==> flow/design.v <==
module rmii_send_byte_50_MHz(
    input rst,               
    input clk,               
    input start,             
    input fast_eth,          
    input [7:0]data,         
    output reg rm_tx_en,         
    output reg [1:0]rm_tx_data,  
    output reg rdy               
);
reg [4:0]wait_cnt;       
reg [5:0]tx_data;        
reg [1:0]bit_cnt;        
always @(posedge rst, posedge clk)
    if(rst)
    begin
        rm_tx_data <= 0;
        rm_tx_en <= 0;
        wait_cnt <= 0;
        rdy <= 1;
        bit_cnt <= 0;
		tx_data <= 0;
    end else
        if(wait_cnt==0)
	        begin
	            if(rdy)
		            begin   
		                if(start)
			                begin
    							rm_tx_en <= 1;   
	                    		{tx_data,rm_tx_data} <= data;
								bit_cnt <= 1;
	                    		rdy <= 0;
								if(!fast_eth)
		                        	wait_cnt <=9;
			                end 
						else
		                    begin                
		                        rm_tx_en <= 0;   
		                        rm_tx_data <= 0;
		                    end    
		            end 
				else
	                begin
                        if(rm_tx_en)
                        begin
                            {tx_data,rm_tx_data} <= {2'b00,tx_data};         
                            bit_cnt <= bit_cnt + 1;
                        end
                        if(!fast_eth)
                            wait_cnt <=9;
	                    if(bit_cnt=={fast_eth,fast_eth})                
	                    begin
	                        rdy <= 1;
	                        wait_cnt <=0;                                
	                    end
	                end
	        end 
		else
        begin
            wait_cnt <= wait_cnt - 1;                                
            if(~fast_eth)
            begin
                if((wait_cnt == 1)&&(bit_cnt==0))            
                    rdy <= 1;                                
            end        
        end
endmodule
module rmii_send_mem #(parameter L=8       
)(
	input rst,                   
	input not_det,
    input clk,                   
    input start,                 
    input fast_eth,              
    input [L-1:0]count,          
    output reg [L-1:0]addr,      
    input [7:0]rdata,            
    output rm_tx_en,             
    output [1:0]rm_tx_data,      
    output reg rdy,               
	output reg done
);
reg [1:0]state;      
parameter st_idle       = 2'b00,
          st_read_byte  = 2'b01,
          st_start_send = 2'b11,
          st_send       = 2'b10;
reg send_byte_start;     
reg [7:0]send_buf;       
wire send_rdy;           
reg [L-1:0]addr_lim;     
rmii_send_byte_50_MHz rmii_send_byte (
	.rst(rst),
	.clk(clk),
	.start(send_byte_start),
	.fast_eth(fast_eth),
	.data(send_buf),
	.rm_tx_en(rm_tx_en),
	.rm_tx_data(rm_tx_data),
	.rdy(send_rdy)
);
always @(posedge rst, posedge clk)
    if(rst)
	    begin
	        state <= st_idle;
	        addr <= 0;
	        rdy <= 1;
	        send_buf <= 0;
	        send_byte_start <= 0;
	        addr_lim <= 0;
			done <= 0;
	    end 
	else
	   begin
		   if(done)
			   done <= 0;
	        if(send_rdy  )
	            case(state)
	                st_idle :        begin            
	                                  addr <= 0;
	                                  if(start)
		                                  begin
		                                    addr_lim <= count + 1;  
		                                    state <= st_send;
		                                    rdy <= 0;
										  end 
									  else
									  	  begin
									  		rdy <= 1;
										  end
	                                end
	                st_send :        begin     
	                                  if(addr == addr_lim)            
	                                  begin
	                                    state <= st_idle;
	                                    rdy <= 1;
										done <= 1;
	                                  end else                   
	                                      begin
	                                        addr <= addr + 1;
	                                        send_buf <= rdata;
											send_byte_start <= 1;
											if(not_det)
												addr_lim <= count + 1;
	                                      end
	                                end
	            endcase
	        else 
				if(addr==addr_lim)     
	                send_byte_start <= 0;
		end
endmodule
Step by step through the tools: rmii_send_mem
Tool output for the design above, in the order of the flow.
Lines are those of the file above, counted from 1.
Library cell names are shortened.
The mark - stands for no value.
- design top: rmii_send_mem
- clock: clk
- standard-cell library: sky130hd
- library corner: tt_025C_1v80

Word-level counts
Yosys after proc, flatten, opt, wreduce and memory -nomap, before mapping. Memory bits, and registers merged into a memory's read port (data or address), are not among the register bits. Print and check cells are not counted. Equal cells are merged and count once.
- add/subtract/negate cells at 4
- muxes and demuxes: 40
- bitwise operators: 1
- div/mod/pow operators: 0
- noted multiply operators: 0
- equality and inequality tests at 13
- noted magnitude comparators: 0
- shifts and indexed selects: 0
- noted reductions and logical operators: 18
- operators with widths (kind ; count):
    8-bit parallel mux with 2-bit select ; 2
    8-bit 2-to-1 mux ; 4
    5-bit 2-to-1 mux ; 5
    6-bit 2-to-1 mux ; 3
    8-bit by 1-bit adder with 8-bit output with constant B ; 2
    1-bit 2-to-1 mux ; 16
    2-bit 2-to-1 mux ; 8
    3-bit AND reduction ; 5
    2-bit != test with constant B ; 7
    2-bit nonzero test ; 4
    8-bit == test ; 1
    2-bit AND reduction ; 3
    5-bit by 1-bit subtractor with 5-bit output with constant B ; 1
    5-bit by 1-bit == test with 1-bit output with constant B ; 1
    5-bit logical NOT ; 1
    5-bit AND reduction ; 1
    2-bit logical NOT ; 2
    4-bit AND reduction ; 1
    2-bit parallel mux with 2-bit select ; 1
    3-bit != test with constant B ; 1
    2-bit by 1-bit adder with 2-bit output with constant B ; 1
    2-bit by 1-bit != test with 1-bit output with constant B ; 1
    2-bit == test ; 1
    2-bit == test with constant B ; 1
    1-bit parallel mux with 2-bit select ; 1
    1-bit logical AND ; 1
    1-bit inverter ; 1
- output and inout bits: 13
- noted memory bits (writable): 0
- memory cells at 0
- memory bits (read-only): 0
- word width x clocked read ports at 0
- register bits: 46
- noted word-level cells: 89
- latch bits at 0

Depth
Longest topological path by Yosys (ltp), each cell counted once; first at word level (registers and memories cut), then after technology mapping (sequential cells cut; the memories' decode and read muxes count).
- noted word-level depth: 5
- ABC_AREA at 1
- mapped depth at 11

Synthesis result
Source: synth_stat.txt of the flow (Yosys; design flattened, memories mapped). It holds for the ABC_AREA given above (unset counts as 0); a run with the other value may have another netlist.
Totals and module areas in this step are rounded.
- noted standard cells after synthesis: 307
- area of sequential cells at 1155 um^2
- noted flip-flop cells: 46
- cell area after synthesis at 2505 um^2
- cells by type (type ; count ; area in all (um^2)):
    dfrtp_1 ; 43 ; 1.08E+03
    nand2_1 ; 82 ; 307.795
    nand3_1 ; 36 ; 180.173
    inv_1 ; 40 ; 150.144
    o21ai_0 ; 26 ; 130.125
    ha_1 ; 8 ; 100.096
    dfstp_2 ; 3 ; 78.826
    nor2_1 ; 13 ; 48.797
    xnor2_1 ; 5 ; 43.792
    xor2_1 ; 5 ; 43.792
    buf_6 ; 3 ; 33.782
    nand2_4 ; 3 ; 33.782
    a21oi_1 ; 6 ; 30.029
    o21ai_2 ; 3 ; 26.275
    nor2_4 ; 2 ; 22.522
    nor3b_1 ; 3 ; 22.522
    buf_2 ; 4 ; 20.019
    nand2_2 ; 3 ; 18.768
Not listed: further types 14, cells in them 19.

Worst setup path after synthesis
OpenSTA on the mapped netlist: ideal clock, no wires. The path of least setup slack (recovery checks aside). Input and output delay are each 20% of the period. Register names are those of the netlist, which keeps one name where synthesis merged equal registers.
- path kind: reg-to-reg
- from: reg addr[5]
- to: reg send_byte_start
- noted delay of the path: 1679 ps
- data required time at 1905 ps
- setup slack: 291 ps
- setup time at 65 ps
- buffers on the path: 2
- period: 1970 ps
- noted stages on the path: 10
- arrival at 1614 ps
- noted period reached after synthesis: 1679 ps
"delay of the path" = arrival - input delay + setup time.
"stages on the path": output pins that drive a net of the path, with the launching flip-flop's if there is one; two outputs of one cell count as two.
"period reached after synthesis" is the clock period less the worst setup slack; recovery checks do not enter. This is arithmetic on one report: input and output delays are still those of the set period (20% each).
The rows between start and end are the longest chain of elaborated cells between them; the timing report does not say that the signal goes this way. Where chains are equally long, one stands for them.
A line is the first line of the expression or statement that the cell stems from. Yosys adds cells for indexed reads and writes and turns some case tables into memories.
At most two assigning lines are given for a register; there are more.
- cell sequence: dfrtp_1 -> buf_6 -> xnor2_2 -> nand2_1 -> nor2_1 -> nand2_2 -> buf_2 -> ha_1 -> o21ai_0 -> o21a_1
- length of the longest elaborated chain: 4
- elaborated cells between the ends (all ways): 8
- ends and longest elaborated chain, post-synthesis (what ; RTL line ; RTL):
    start: declaration ; 77 ; output reg [L-1:0]addr,
    start: assignment ; 107 ; addr <= 0;
    start: assignment ; 141 ; addr <= addr + 1;
    8-bit == test ; 134 ; if(addr == addr_lim)
    1-bit 2-to-1 mux ; 134 ;
    1-bit 2-to-1 mux ; 119 ; case(state)
    1-bit 2-to-1 mux ; 118 ; if(send_rdy )
    end: assignment ; 110 ; send_byte_start <= 0;
    end: assignment ; 143 ; send_byte_start <= 1;
    end: declaration ; 89 ; reg send_byte_start;

Timing after layout
Path of least setup slack in the final report of job 1 (OpenROAD, finished layout, wires in). Where an end is a register, its clock arrival counts in the times.
The path's times are printed in steps of 10 ps; the period is the one set.
- path kind: reg-to-output
- from: reg addr[5]
- to: out addr[5]
- data required time at 2900 ps
- noted stages on the path: 2
- arrival at 1430 ps
- buffers on the path: 1
- setup slack: 1470 ps
- period: 3630 ps
- output delay at 730 ps
At most two assigning lines are given for a register; there are more.
- cell sequence: dfrtp_1 -> clkdlybuf4s50_1
- length of the longest elaborated chain: 0
- elaborated cells between the ends (all ways): 0
- ends and longest elaborated chain, post-layout (what ; RTL line ; RTL):
    start: declaration ; 77 ; output reg [L-1:0]addr,
    start: assignment ; 107 ; addr <= 0;
    start: assignment ; 141 ; addr <= addr + 1;
    end: declaration ; 77 ;

FLOW RESULTS
============

Record of 2 stored runs of the RTL-to-layout flow on rmii_send_mem, platform sky130hd. The runs are unordered. Constraints: input delay and output delay 20% of the set period each, output load 0.01 pF.
"achieved clock period" is the run's clock period less its worst setup slack. It is reckoned from that one timing run; input and output delays stay at 20% of the period that was set.
"worst path time" is the time allowed to the run's worst setup path (the clock period less input and output delay, where it has them) less its slack. Clock arrival times count: a late capture clock shortens it, a late launch clock lengthens it.
"total power of the final layout": no workload was simulated; the value follows from the tool's default switching activity.
"worst path time" is known to 10 ps.
Values from the reports are rounded here.

Job 1
Settings were period_ns = 3.63; CORE_UTILIZATION = 26; SETUP_SLACK_MARGIN = 0.82; CORE_ASPECT_RATIO = 1.83; CELL_PAD_IN_SITES_DETAIL_PLACEMENT = 2; TNS_END_PERCENT = 75; ABC_AREA = 1; CTS_CLUSTER_SIZE = 31; CTS_CLUSTER_DIAMETER = 116; MIN_ROUTING_LAYER = met1; CAP_MARGIN = 20; CORE_MARGIN = 2; SLEW_MARGIN = 20
- worst setup slack after layout: 1470 ps
- achieved clock period at 2160 ps
- worst path time at 1430 ps
- critical path type: reg-to-output
- post-route utilization: 33.3 %
- mapped cell area after synthesis at 2505 um^2
- die size at 10470 um^2
- noted the total negative slack: 0 ps
- standard-cell area after layout at 3136 um^2
- total power of the final layout at 2261 uW

Job 2
Settings were period_ns = 1.41; CORE_UTILIZATION = 42; PLACE_DENSITY_LB_ADDON = 0.07; GPL_ROUTABILITY_DRIVEN = 0; CTS_CLUSTER_SIZE = 80; CAP_MARGIN = 5; SLEW_MARGIN = 30; CORE_MARGIN = 2
- worst setup slack after layout: -300 ps
- achieved clock period at 1710 ps
- worst path time at 1710 ps
- critical path type: reg-to-reg
- post-route utilization: 67.9 %
- mapped cell area after synthesis at 2409 um^2
- die size at 6356 um^2
- noted the total negative slack: -5892 ps
- standard-cell area after layout at 3737 um^2
- total power of the final layout at 5955 uW
